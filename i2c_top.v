==> flow/design.v <==
`timescale 1ns / 1ps
module i2c_master_2 #(
	parameter DATA_WIDTH = 8,
	parameter CLOCK_CYCLES = 100_000_000,
	parameter SCL_CYCLES = 100_000
)(
	input clk_i,
	input rstn_i,
	input start_i,
	input [DATA_WIDTH-1:0] target_addr_i,
	input [DATA_WIDTH-1:0] addr_i,
	input [DATA_WIDTH-1:0] data_i,
	input write_i,
	inout scl,
	inout sda,
	output [DATA_WIDTH-1:0] rdata_o,
	output busy_o,
	output err_o
);
localparam integer ten_us = 1000 - 1;
localparam integer five_us = 1000/2 - 1;
localparam integer scl_counter = CLOCK_CYCLES/(2*SCL_CYCLES) - 1'd1;
localparam integer tbuf_cntr = ten_us;
localparam integer tsu_sta_cntr = five_us;  
localparam integer thd_sta_cntr = five_us;  
localparam integer tsu_sto_cntr = five_us;  
localparam [3:0] IDLE = 4'd0,
					START_SETUP = 4'd1,
					START_HD = 4'd2,
					TARGET_ADDR = 4'd3,
					REG_ADDR = 4'd4,
					WR_DATA = 4'd5,
					RD_DATA_CLKGEN = 4'd6,
					ACK_TARGET = 4'd7,  
					ACK_CTRL = 4'd8,  
					PREPARE_STOP = 4'd9,
					STOP = 4'd10,
					FINISH_STOP = 4'd11,
					REPEATED_START_PREP = 4'd12,
					REPEATED_START_END = 4'd13;
reg [$clog2(scl_counter):0] scl_timer_counter_reg, scl_timer_counter_next;
reg [$clog2(scl_counter):0] state_machine_cntr_reg, state_machine_cntr_next;
reg scl_in_d;
wire scl_in;
wire sda_in;
wire scl_rise =  scl_in & ~scl_in_d;
wire scl_fall = ~scl_in &  scl_in_d;
reg scl_low_reg, scl_low_next;
reg sda_low_reg, sda_low_next;
reg [3:0] num_bits_remaining_reg, num_bits_remaining_next;
reg [3:0] state_reg, state_next, state_prev;
reg ack_t_received;
reg rpt_start_reg, rpt_start_next;
reg clk_on_reg, clk_on_next;
reg busy_reg, busy_next;
reg err_reg, err_next;
reg [DATA_WIDTH-1:0] target_addr_reg, target_addr_next;
reg [DATA_WIDTH-1:0] waddr_reg, waddr_next;
reg [DATA_WIDTH-1:0] wdata_reg, wdata_next;
reg [DATA_WIDTH-1:0] rdata_reg, rdata_next;
reg scl_wait_high_reg, scl_wait_high_next;
assign scl = scl_low_reg ? 1'b0 : 1'bz;
assign sda = sda_low_reg ? 1'b0 : 1'bz;
assign scl_in = scl;
assign sda_in = sda;
assign busy_o = busy_reg;
assign err_o = err_reg;
assign rdata_o = rdata_reg;
always @(*) begin
	state_next = state_reg;
	busy_next = busy_reg;
	num_bits_remaining_next = num_bits_remaining_reg;
	err_next = err_reg;
	waddr_next = waddr_reg;
	wdata_next = wdata_reg;
	rdata_next = rdata_reg;
	target_addr_next = target_addr_reg;
	scl_timer_counter_next = scl_timer_counter_reg;
	state_machine_cntr_next = state_machine_cntr_reg;
	clk_on_next = clk_on_reg;
	sda_low_next = sda_low_reg;
	scl_low_next = scl_low_reg;
	scl_wait_high_next = scl_wait_high_reg;
	rpt_start_next = rpt_start_reg;
	ack_t_received = 'd0;
	if (state_machine_cntr_reg) begin
		state_machine_cntr_next = state_machine_cntr_reg - 1'd1;
	end
	if (clk_on_reg) begin
		if (scl_timer_counter_reg != 0) begin
			scl_timer_counter_next = scl_timer_counter_reg - 1'd1;
		end
		else begin
        if (scl_low_reg) begin
            scl_low_next       = 1'b0;
            scl_wait_high_next = 1'b1;
        end
        else if (scl_wait_high_reg) begin
            if (scl_in) begin
               scl_wait_high_next = 1'b0;
               scl_timer_counter_next = scl_counter - 1'd1;  
            end
        end
        else begin
            scl_low_next = 1'b1;
            scl_timer_counter_next = scl_counter;
        end
		end
	end else begin
		scl_low_next = 1'b0;
		scl_timer_counter_next = 'd0;
		scl_wait_high_next = 1'b0;
	end
	case (state_reg)
		IDLE:
			begin
				if (start_i) begin
					busy_next = 1'd1;
					state_next = START_SETUP;
					state_machine_cntr_next = tbuf_cntr;
					num_bits_remaining_next = DATA_WIDTH + 1'd1;
				end else begin
					scl_low_next = 1'b0;
					sda_low_next = 1'b0;
					rpt_start_next = 1'b0;
				end
			end
		START_SETUP:
			begin
				if (!state_machine_cntr_reg) begin
					sda_low_next = 1'd1;
					target_addr_next = {target_addr_i[6:0],1'b0};
					state_machine_cntr_next = thd_sta_cntr;
					state_next = START_HD;
				end
			end
		START_HD:
			begin
				if (!state_machine_cntr_reg) begin
					state_next = TARGET_ADDR;
					clk_on_next = 1'd1;
				end
			end
		TARGET_ADDR:
			begin
				if (scl_fall) begin
					num_bits_remaining_next = num_bits_remaining_reg - 1'b1;
					sda_low_next = num_bits_remaining_next ? ~target_addr_reg[7] : 1'b0;
					target_addr_next = {target_addr_reg[6:0], 1'b0};
					state_next = num_bits_remaining_next ? TARGET_ADDR : ACK_TARGET;
					state_machine_cntr_next = 'd0;
				end else begin
					state_next = TARGET_ADDR;
				end
			end
		REG_ADDR:
			begin
				if (scl_fall) begin
					num_bits_remaining_next = num_bits_remaining_reg - 1'b1;
					sda_low_next = num_bits_remaining_next? ~waddr_reg[7] : 1'b0;
					waddr_next = {waddr_reg[6:0], 1'b0};
					state_next = num_bits_remaining_next ? REG_ADDR : ACK_TARGET;
					state_machine_cntr_next = 'd0;
				end
			end
		WR_DATA:
			begin
				if (!state_machine_cntr_reg) begin
					if (scl_fall) begin
						num_bits_remaining_next = num_bits_remaining_reg - 1'b1;
						sda_low_next = num_bits_remaining_next? ~wdata_reg[7] : 1'b0;
						wdata_next = {wdata_reg[6:0], 1'b0};
						state_next = num_bits_remaining_next ? WR_DATA : ACK_TARGET;
						state_machine_cntr_next = 'd0;
					end
				end
			end
		RD_DATA_CLKGEN:
			begin
				if (scl_rise) begin
					rdata_next = {rdata_reg[6:0] , sda_in};
					num_bits_remaining_next = num_bits_remaining_reg - 1'b1;
					if (num_bits_remaining_next == 1) begin
						state_next = ACK_CTRL;
					end
				end
			end
		ACK_CTRL:
			begin
				if (scl_fall) begin
					sda_low_next = 1'd0;
					state_next = PREPARE_STOP;
					state_machine_cntr_next = 'd0;
				end
			end
		ACK_TARGET:
			begin
				if (scl_rise) begin
					if (!sda_in) begin
						if (state_prev == TARGET_ADDR) begin
							if (rpt_start_reg) begin
								state_next = RD_DATA_CLKGEN;
								waddr_next = 'd0;
							end else begin
								state_next = REG_ADDR;
								waddr_next = addr_i;
							end
							rpt_start_next = 1'b0;
							ack_t_received = 'd1;
							num_bits_remaining_next = DATA_WIDTH + 1'd1;
							state_machine_cntr_next = 'd0;
						end else if (state_prev == REG_ADDR) begin
							state_next = write_i ? WR_DATA : REPEATED_START_PREP;
							num_bits_remaining_next = DATA_WIDTH + 1'd1;
							ack_t_received = 'd1;
							wdata_next = data_i;
							state_machine_cntr_next = 'd0;
						end else begin
							state_machine_cntr_next = 'd0;
							ack_t_received = 'd1;
							state_next = PREPARE_STOP;
							num_bits_remaining_next = 4'd0;
						end
					end else begin
						err_next = 1'd1;
					end
				end
			end
		REPEATED_START_PREP:
			begin
				if (scl_rise) begin
					clk_on_next = 1'd0;
					state_machine_cntr_next = tsu_sta_cntr;
					state_next = REPEATED_START_END;
				end
			end
		REPEATED_START_END:
			begin
				if (!state_machine_cntr_reg) begin
					rpt_start_next = 1'b1;
					sda_low_next = 1'b1;
					target_addr_next = {target_addr_i[6:0],1'b1};
					state_machine_cntr_next = thd_sta_cntr;
					state_next = START_HD;
				end
			end
		PREPARE_STOP:
			begin
				if (scl_fall) begin
						sda_low_next = 1'd1;
						state_next = STOP;
						state_machine_cntr_next = 'd0;
				end
			end
		STOP:
			begin
				if (scl_in) begin
					state_machine_cntr_next = tsu_sto_cntr - 1'd1;
					clk_on_next = 'd0;
					state_next = FINISH_STOP;
				end else begin
					state_machine_cntr_next = 'd0;
					state_next = STOP;
				end
			end
		FINISH_STOP:
			begin
				if (!state_machine_cntr_reg) begin
					sda_low_next = 1'd0;
					busy_next = 1'b0;
					state_next = IDLE;
				end
			end
	endcase
end
always @(posedge clk_i) begin
	scl_in_d <= scl_in;
	if (!rstn_i) begin
		scl_low_reg <= 1'd0;
		sda_low_reg <= 1'd0;
		state_reg <= IDLE;
		state_prev <= 1'd0;
		scl_timer_counter_reg <= 'd0;
		state_machine_cntr_reg <= 'd0;
		num_bits_remaining_reg <= 'd0;
		target_addr_reg <= 'd0;
		waddr_reg <= 'd0;
		wdata_reg <= 'd0;
		rdata_reg <= 'd0;
		err_reg <= 'd0;
		busy_reg <= 'd0;
		clk_on_reg <= 'd0;
		scl_wait_high_reg <= 'd0;
		rpt_start_reg <= 'd0;
		ack_t_received <= 'd0;
	end else begin
		scl_low_reg <= scl_low_next;
		sda_low_reg <= sda_low_next;
		state_reg <= state_next;
		if (state_next != state_reg)
			state_prev <= state_reg;
		scl_timer_counter_reg <= scl_timer_counter_next;
		state_machine_cntr_reg <= state_machine_cntr_next;
		num_bits_remaining_reg <= num_bits_remaining_next;
		target_addr_reg <= target_addr_next;
		waddr_reg <= waddr_next;
		wdata_reg <= wdata_next;
		rdata_reg <= rdata_next;
		err_reg <= err_next;
		busy_reg <= busy_next;
		clk_on_reg <= clk_on_next;
		scl_wait_high_reg <= scl_wait_high_next;
		rpt_start_reg <= rpt_start_next;
	end
end
endmodule
`timescale 1ns / 1ps
module i2c_top(
	input CLK_100MHz,
	inout EXP_IO_N2,  
	inout EXP_IO_P2,  
	output EXP_IO_P4,  
	output TX
);
localparam [7:0] hold_reset_ns = 28'd200;
localparam [7:0] rst_count = (hold_reset_ns/10) - 1;
localparam integer DATA_WIDTH = 4'd8;
localparam [7:0] mpl3115_slave_addr = 'h60;
localparam [7:0] who_am_i_reg = 'h0c;
localparam [2:0] RESET = 3'd0,
					RESET_FINI = 3'd1,
					START_TRANSACTION = 3'd2,
					WAIT_FOR_FINISH = 3'd3,
					SEND_ON_UART = 3'd4,
					UART_TRANSMIT_FINISH = 3'd5;
reg [DATA_WIDTH-1:0] target_addr_reg;
reg [DATA_WIDTH-1:0] addr_reg;
reg [DATA_WIDTH-1:0] data_reg;
reg rstn_reg;
reg write_reg;
reg start_reg;
wire busy_out;
wire err_out;
wire [DATA_WIDTH-1:0] rdata_out;
reg [28:0] local_timer;
reg [2:0] state_reg;
reg uart_transmit = 1'b0;
reg [7:0] uart_tx_data;
wire tx_err;
wire is_transmitting;
i2c_master_2 #(
	.DATA_WIDTH(8),
	.CLOCK_CYCLES(100_000_000),
	.SCL_CYCLES(100_000)
) i2c_master_inst (
	.clk_i(CLK_100MHz),
	.rstn_i(rstn_reg),
	.start_i(start_reg),
	.target_addr_i(target_addr_reg),
	.addr_i(addr_reg),
	.data_i(data_reg),
	.write_i(write_reg),
	.rdata_o(rdata_out),
	.scl(EXP_IO_N2),
	.sda(EXP_IO_P2),
	.busy_o(EXP_IO_P4),
	.err_o(err_out)
);
uart_tx my_uart_tx(
	.clk_i(CLK_100MHz),
	.tx_byte_i(uart_tx_data),
	.transmit_i(uart_transmit),
	.tx_o(TX),
	.tx_err_o(tx_err),
	.is_transmitting_o(is_transmitting)
);
initial begin
    state_reg = RESET;
    local_timer = 0;
    rstn_reg = 0;
    start_reg = 0;
    write_reg = 0;
	 uart_transmit = 1'b0;
end
always @(posedge CLK_100MHz) begin
	if (local_timer) begin
		local_timer <= local_timer - 1'd1;
	end
	case (state_reg)
		RESET:
			begin
				local_timer <= rst_count;
				rstn_reg <= 1'd0;
				state_reg <= RESET_FINI;
			end
		RESET_FINI:
			begin
				if (!local_timer) begin
					rstn_reg	<= 1'd1;
					local_timer <= 999;
					state_reg <= START_TRANSACTION;
				end
			end
		START_TRANSACTION:
			begin
				if (!local_timer) begin
					start_reg <= 1'b1;
					write_reg <= 1'b0;
					target_addr_reg <= mpl3115_slave_addr;
					addr_reg <= who_am_i_reg;
					data_reg <= 'd0;
					state_reg <= WAIT_FOR_FINISH;
				end
			end
		WAIT_FOR_FINISH:
			begin
				if (!EXP_IO_P4) begin
					start_reg <= 1'b0;
					state_reg <= SEND_ON_UART;
					local_timer <= 'd0;
				end
			end
		SEND_ON_UART:
			begin
				if (!local_timer) begin
					uart_transmit <= 1'b1;
					uart_tx_data <= rdata_out;
					local_timer <= 999;
					state_reg <= UART_TRANSMIT_FINISH;
				end
			end
		UART_TRANSMIT_FINISH:
			begin
				if (!local_timer) begin
					uart_transmit <= 1'b0;
					local_timer <= 200_000_000 - 1;
					state_reg <= START_TRANSACTION;
				end
			end
	endcase
end
endmodule
`timescale 1ns / 1ps
module uart_tx #(
	CLK_CYCLES = 100_000_000,
	BAUD_RATE  = 19200
)
(
	input clk_i,
	input [7:0] tx_byte_i,
	input transmit_i,
	output tx_o,
	output tx_err_o,
	output is_transmitting_o
);
function integer log2(input integer M);
    integer i;
begin
    log2 = 1;
    for (i = 0; 2**i <= M; i = i + 1)
        log2 = i + 1;
end
endfunction
localparam one_baud_cycles = (CLK_CYCLES / BAUD_RATE) - 1;
localparam [2:0] 
	TX_IDLE  = 3'd0,
	TX_SENDING = 3'd1,
	TX_STOP	= 3'd2,
	TX_ERR  = 3'd3;
reg tx_reg;
reg tx_err_reg;
reg is_transmitting_reg;
reg [7:0] tx_send_byte;
reg [log2(one_baud_cycles):0] tx_timer = 1'd0;
reg [2:0] tx_state = TX_IDLE;
reg [3:0] tx_bits_remaining;
assign tx_o = tx_reg;
assign tx_err_o = tx_err_reg;
assign is_transmitting_o = is_transmitting_reg;
always @(posedge clk_i) begin
	if (tx_timer) begin
		tx_timer <= tx_timer - 1'd1;
	end
	case (tx_state)
		TX_IDLE:
				if (transmit_i) begin
					tx_timer <= one_baud_cycles;
					tx_reg <= 0;  
					tx_state <= TX_SENDING;
					tx_send_byte <= tx_byte_i;
					tx_bits_remaining <= 4'd7;
					tx_err_reg <= 1'b0;
					is_transmitting_reg <= 1'b1;
				end else begin
					tx_timer <= 0;
					tx_reg <= 1'b1;
					tx_state <= TX_IDLE;
					tx_send_byte <= 8'd0;
					tx_bits_remaining <= 4'd0;
					tx_err_reg <= 1'b0;
					is_transmitting_reg <= 1'b0;
				end
		TX_SENDING:
			if (!tx_timer) begin
				tx_reg <= tx_send_byte[0];
				tx_bits_remaining <= tx_bits_remaining - 1'd1;
				tx_send_byte <= {1'd0,tx_send_byte[7:1]};
				tx_timer <= one_baud_cycles;
				tx_state <= (tx_bits_remaining) ? TX_SENDING : TX_STOP;
			end else begin
				tx_state <= TX_SENDING;
			end
		TX_STOP:
			if (!tx_timer) begin
				if (transmit_i) begin
					tx_state <= TX_ERR;
				end else begin
					tx_timer <= one_baud_cycles;
					tx_reg <= 1'b1;
					tx_state <= TX_IDLE;
				end
			end else begin
				tx_state <= TX_STOP;
			end
		TX_ERR:
			tx_err_reg <= 1'b1;
	endcase	
end
endmodule
-- Step by step through the tools: i2c_top
Tool output for the design above, in the order of the flow.
Line numbers count from 1 in the design file above.
Operators carry their Yosys type and port widths (W data, S select, Z words).
Library cell names are shortened.
The mark n/a stands for no value.
- design top: i2c_top
- clock: CLK_100MHz
- cell library: sky130hd
- timing corner: tt_025C_1v80

-- After elaboration
Counts by Yosys on the flattened word-level netlist (proc, flatten, opt, wreduce; memories kept). Register bits leave out memories and registers merged into their read ports (data or address). Print and check cells are left out. Cells with the same type and inputs are merged into one.
- noted equal/unequal tests: 56
- noted multiplexer cells: 135
- divide/modulo/power cells: 0
- add/sub/neg operators: 6
- shifts and indexed selects: 0
- noted $lt $le $gt $ge: 0
- bitwise operators at 7
- multiply operators at 0
- noted reductions and logical operators: 49
- operators by type and width (operator ; number):
    $mux W10 ; 12
    $mux W8 ; 15
    $pmux W29 S4 ; 1
    $mux W29 ; 4
    $mux W4 ; 26
    $pmux W10 S7 ; 1
    $mux W14 ; 4
    $pmux W4 S13 ; 1
    $pmux W8 S2 ; 3
    $pmux W14 S3 ; 1
    $ne A2 B1 Y1 const B ; 19
    $mux W1 ; 38
    $sub A29 B1 Y29 const B ; 1
    $logic_not A29 Y1 ; 1
    $reduce_bool A29 Y1 ; 1
    $mux W3 ; 9
    $ne A2 B2 Y1 const B ; 12
    $eq A4 B4 Y1 const B ; 6
    $pmux W8 S3 ; 1
    $sub A10 B1 Y10 const B ; 2
    $reduce_bool A10 Y1 ; 2
    $eq A4 B3 Y1 const B ; 5
    $pmux W4 S5 ; 1
    $pmux W3 S5 ; 1
    $sub A14 B1 Y14 const B ; 1
    $logic_not A14 Y1 ; 1
    $reduce_bool A14 Y1 ; 1
    $reduce_bool A2 Y1 ; 7
Not listed: further kinds 35, cells in them 76.
- noted bits in registers: 144
- bits of input ports: 1
- noted clocked read ports x word width: 0
- memories: 0
- latch bits at 0
- bits in writable memories at 0
- noted ROM bits: 0
- word-level cells at 280

-- Longest topological paths
Longest topological path by Yosys (ltp), each cell counted once; first at word level (registers and memories cut), then after technology mapping (sequential cells cut; the memories' decode and read muxes count).
- depth in word-level cells: 7
- noted ABC_AREA: 1
- depth in mapped cells: 13

-- Mapped cells and area
The flow's flattened synthesis, as Yosys stat reports it; memories are mapped. The netlist is that of the ABC_AREA named above (0 if unset); the other value can give another one.
Totals and module areas in this step are rounded.
- cells by type (cell ; number):
    dfxtp_1 ; 57
    nand2_1 ; 166
    nor2_1 ; 114
    edfxtp_1 ; 13
    inv_1 ; 104
    nand3_1 ; 60
    ha_1 ; 14
    o21ai_0 ; 31
    a21oi_1 ; 27
    xor2_1 ; 15
    nand4_1 ; 13
    xnor2_1 ; 7
    nor2_8 ; 3
    nor3_1 ; 11
    nor2_4 ; 4
    nand2_2 ; 6
    nor2_2 ; 6
    o211ai_1 ; 5
Not listed: further types 20, cells in them 41.
- mapped flip-flops at 70
- mapped cells: 697
- buffer cells at 10
- noted synthesis area: 4577 µm²
- sequential area at 1531 µm²

-- Worst setup path after synthesis
Source: OpenSTA report_checks on the synthesized netlist (no wires, ideal clock, input and output delay 20% of the period each), path of least setup slack; recovery checks are left aside. Register names are those of the netlist, which keeps one name where synthesis merged equal registers.
- kind: register to register
- from: register local_timer[0]
- to: register state_reg[0]
- arrival: 1.525 ns
- path delay: 1.870 ns
- driving pins on the path: 10
- path slack: 0.790 ns
- library setup time: 0.345 ns
- clock period at 2.66 ns
- period reached after synthesis at 1.87 ns
"path delay" is the arrival time less input delay plus setup time.
"driving pins on the path" counts driving pins, that of a launching flip-flop among them; a cell with two outputs on the path counts twice.
"period reached after synthesis" is the clock period less the worst setup slack; recovery checks do not enter. This is arithmetic on one report: input and output delays are still those of the set period (20% each).
Between the ends stands the longest chain of elaborated cells between them, by number of cells; it is not shown to be the way that was timed. Of several equally long chains one is given.
Each line given opens the expression or statement behind the cell; cells for indexed reads and writes are added by Yosys, which also makes memories of some case tables.
At most two assigning lines are given for a register; there are more.
Only ways into the end's enable, where the timed path ends, are counted here.
- path through: dfxtp_1 inv_1 ha_1 buf_2 nand2_4 nor2_8 nand2_2 nor2_8 nor2_4 nor3_1
- length of the longest elaborated chain: 3
- RTL lines, path after synthesis (element ; line ; text):
    start, declared ; 345 ; reg [28:0] local_timer;
    start, assigned ; 387 ; local_timer <= local_timer - 1'd1;
    start, assigned ; 392 ; local_timer <= rst_count;
    $logic_not A29 Y1 ; 434 ; if (!local_timer) begin
    $ne A2 B1 Y1 ; n/a ;
    $reduce_and A5 Y1 ; n/a ;
    end, assigned ; 429 ; state_reg <= UART_TRANSMIT_FINISH;
    end, assigned ; 437 ; state_reg <= START_TRANSACTION;
    end, declared ; 346 ; reg [2:0] state_reg;

-- Timing after layout
Path of least setup slack in the final report of entry A (OpenROAD, finished layout, wires in). Where an end is a register, its clock arrival counts in the times.
- kind: register to register
- from: register local_timer[0]
- to: register state_reg[2]
- driving pins on the path: 9
- arrival: 2.15 ns
- library setup time: 0.34 ns
- path slack: 1.48 ns
- clock period at 3.62 ns
Between the ends stands the longest chain of elaborated cells between them, by number of cells; it is not shown to be the way that was timed. Of several equally long chains one is given.
At most two assigning lines are given for a register; there are more.
Only ways into the end's enable, where the timed path ends, are counted here.
- path through: dfxtp_1 inv_1 ha_1 nand2_4 nor2_8 nand2_2 nor2_8 nor2_4 nor3_1
- length of the longest elaborated chain: 3
- RTL lines, path post-layout (element ; line ; text):
    start, declared ; 345 ; reg [28:0] local_timer;
    start, assigned ; 387 ; local_timer <= local_timer - 1'd1;
    start, assigned ; 392 ; local_timer <= rst_count;
    $logic_not A29 Y1 ; 434 ; if (!local_timer) begin
    $ne A2 B1 Y1 ; n/a ;
    $reduce_and A5 Y1 ; n/a ;
    end, assigned ; 429 ; state_reg <= UART_TRANSMIT_FINISH;
    end, assigned ; 437 ; state_reg <= START_TRANSACTION;
    end, declared ; 346 ; reg [2:0] state_reg;

## Implementation results

2 stored runs of i2c_top in the flow (synthesis by Yosys, layout by OpenROAD, sky130hd cells), in arbitrary order. Constraints: input delay and output delay 20% of the set period each, output load 0.01 pF.
By "period reached" is meant the clock period of the run minus its worst setup slack. This is arithmetic on one report: input and output delays are still those of the set period (20% each).
Values from the reports are rounded here.

Entry A

==> flow/run.sh <==
#!/bin/bash
# the make line also repeats the synthesis and layout settings of config.mk as NAME=value (left out here)
make -C /OpenROAD-flow-scripts/flow DESIGN_CONFIG=/design/flow/config.mk WORK_HOME=/design/flow/orfs CLKGATE_MAP_FILE= finish
==> flow/config.mk <==
export PLATFORM = sky130hd
export DESIGN_NAME = i2c_top
export DESIGN_NICKNAME = i2c_top
export VERILOG_FILES = /design/flow/design.v
export SDC_FILE = /design/flow/constraint.sdc
export NUM_CORES = 4
export LEC_CHECK = 0
export ABC_AREA = 1
export CAP_MARGIN = 20
export CORE_ASPECT_RATIO = 0.78
export CORE_MARGIN = 2
export CORE_UTILIZATION = 57
export MIN_ROUTING_LAYER = met1
export PLACE_DENSITY_LB_ADDON = 0.28
export SLEW_MARGIN = 20
==> flow/constraint.sdc <==
create_clock -name core_clock -period 3.62 [get_ports {CLK_100MHz}]
set_input_delay 0.7240 -clock core_clock [delete_from_list [all_inputs] [get_ports {CLK_100MHz}]]
set_output_delay 0.7240 -clock core_clock [all_outputs]
set_load 0.01 [all_outputs]

Measured in entry A:
- utilization of the finished layout: 63.0%
- noted the setup slack of the worst path: 1.477 ns
- standard-cell area after layout: 4832 µm²
- summed negative setup slack: 0.000 ns
- period reached: 2.143 ns
- chip area in the Yosys report at 4577 µm²
- full die area: 8768 µm²

Entry B

==> flow/run.sh <==
#!/bin/bash
# the make line also repeats the synthesis and layout settings of config.mk as NAME=value (left out here)
make -C /OpenROAD-flow-scripts/flow DESIGN_CONFIG=/design/flow/config.mk WORK_HOME=/design/flow/orfs CLKGATE_MAP_FILE= finish
==> flow/config.mk <==
export PLATFORM = sky130hd
export DESIGN_NAME = i2c_top
export DESIGN_NICKNAME = i2c_top
export VERILOG_FILES = /design/flow/design.v
export SDC_FILE = /design/flow/constraint.sdc
export NUM_CORES = 4
export LEC_CHECK = 0
export CAP_MARGIN = 20
export CORE_MARGIN = 2
export CORE_UTILIZATION = 33
export SLEW_MARGIN = 20
==> flow/constraint.sdc <==
create_clock -name core_clock -period 2.62 [get_ports {CLK_100MHz}]
set_input_delay 0.5240 -clock core_clock [delete_from_list [all_inputs] [get_ports {CLK_100MHz}]]
set_output_delay 0.5240 -clock core_clock [all_outputs]
set_load 0.01 [all_outputs]

Measured in entry B:
- utilization of the finished layout: 37.9%
- noted the setup slack of the worst path: 0.193 ns
- standard-cell area after layout: 4491 µm²
- summed negative setup slack: 0.000 ns
- period reached: 2.427 ns
- chip area in the Yosys report at 3964 µm²
- full die area: 12900 µm²
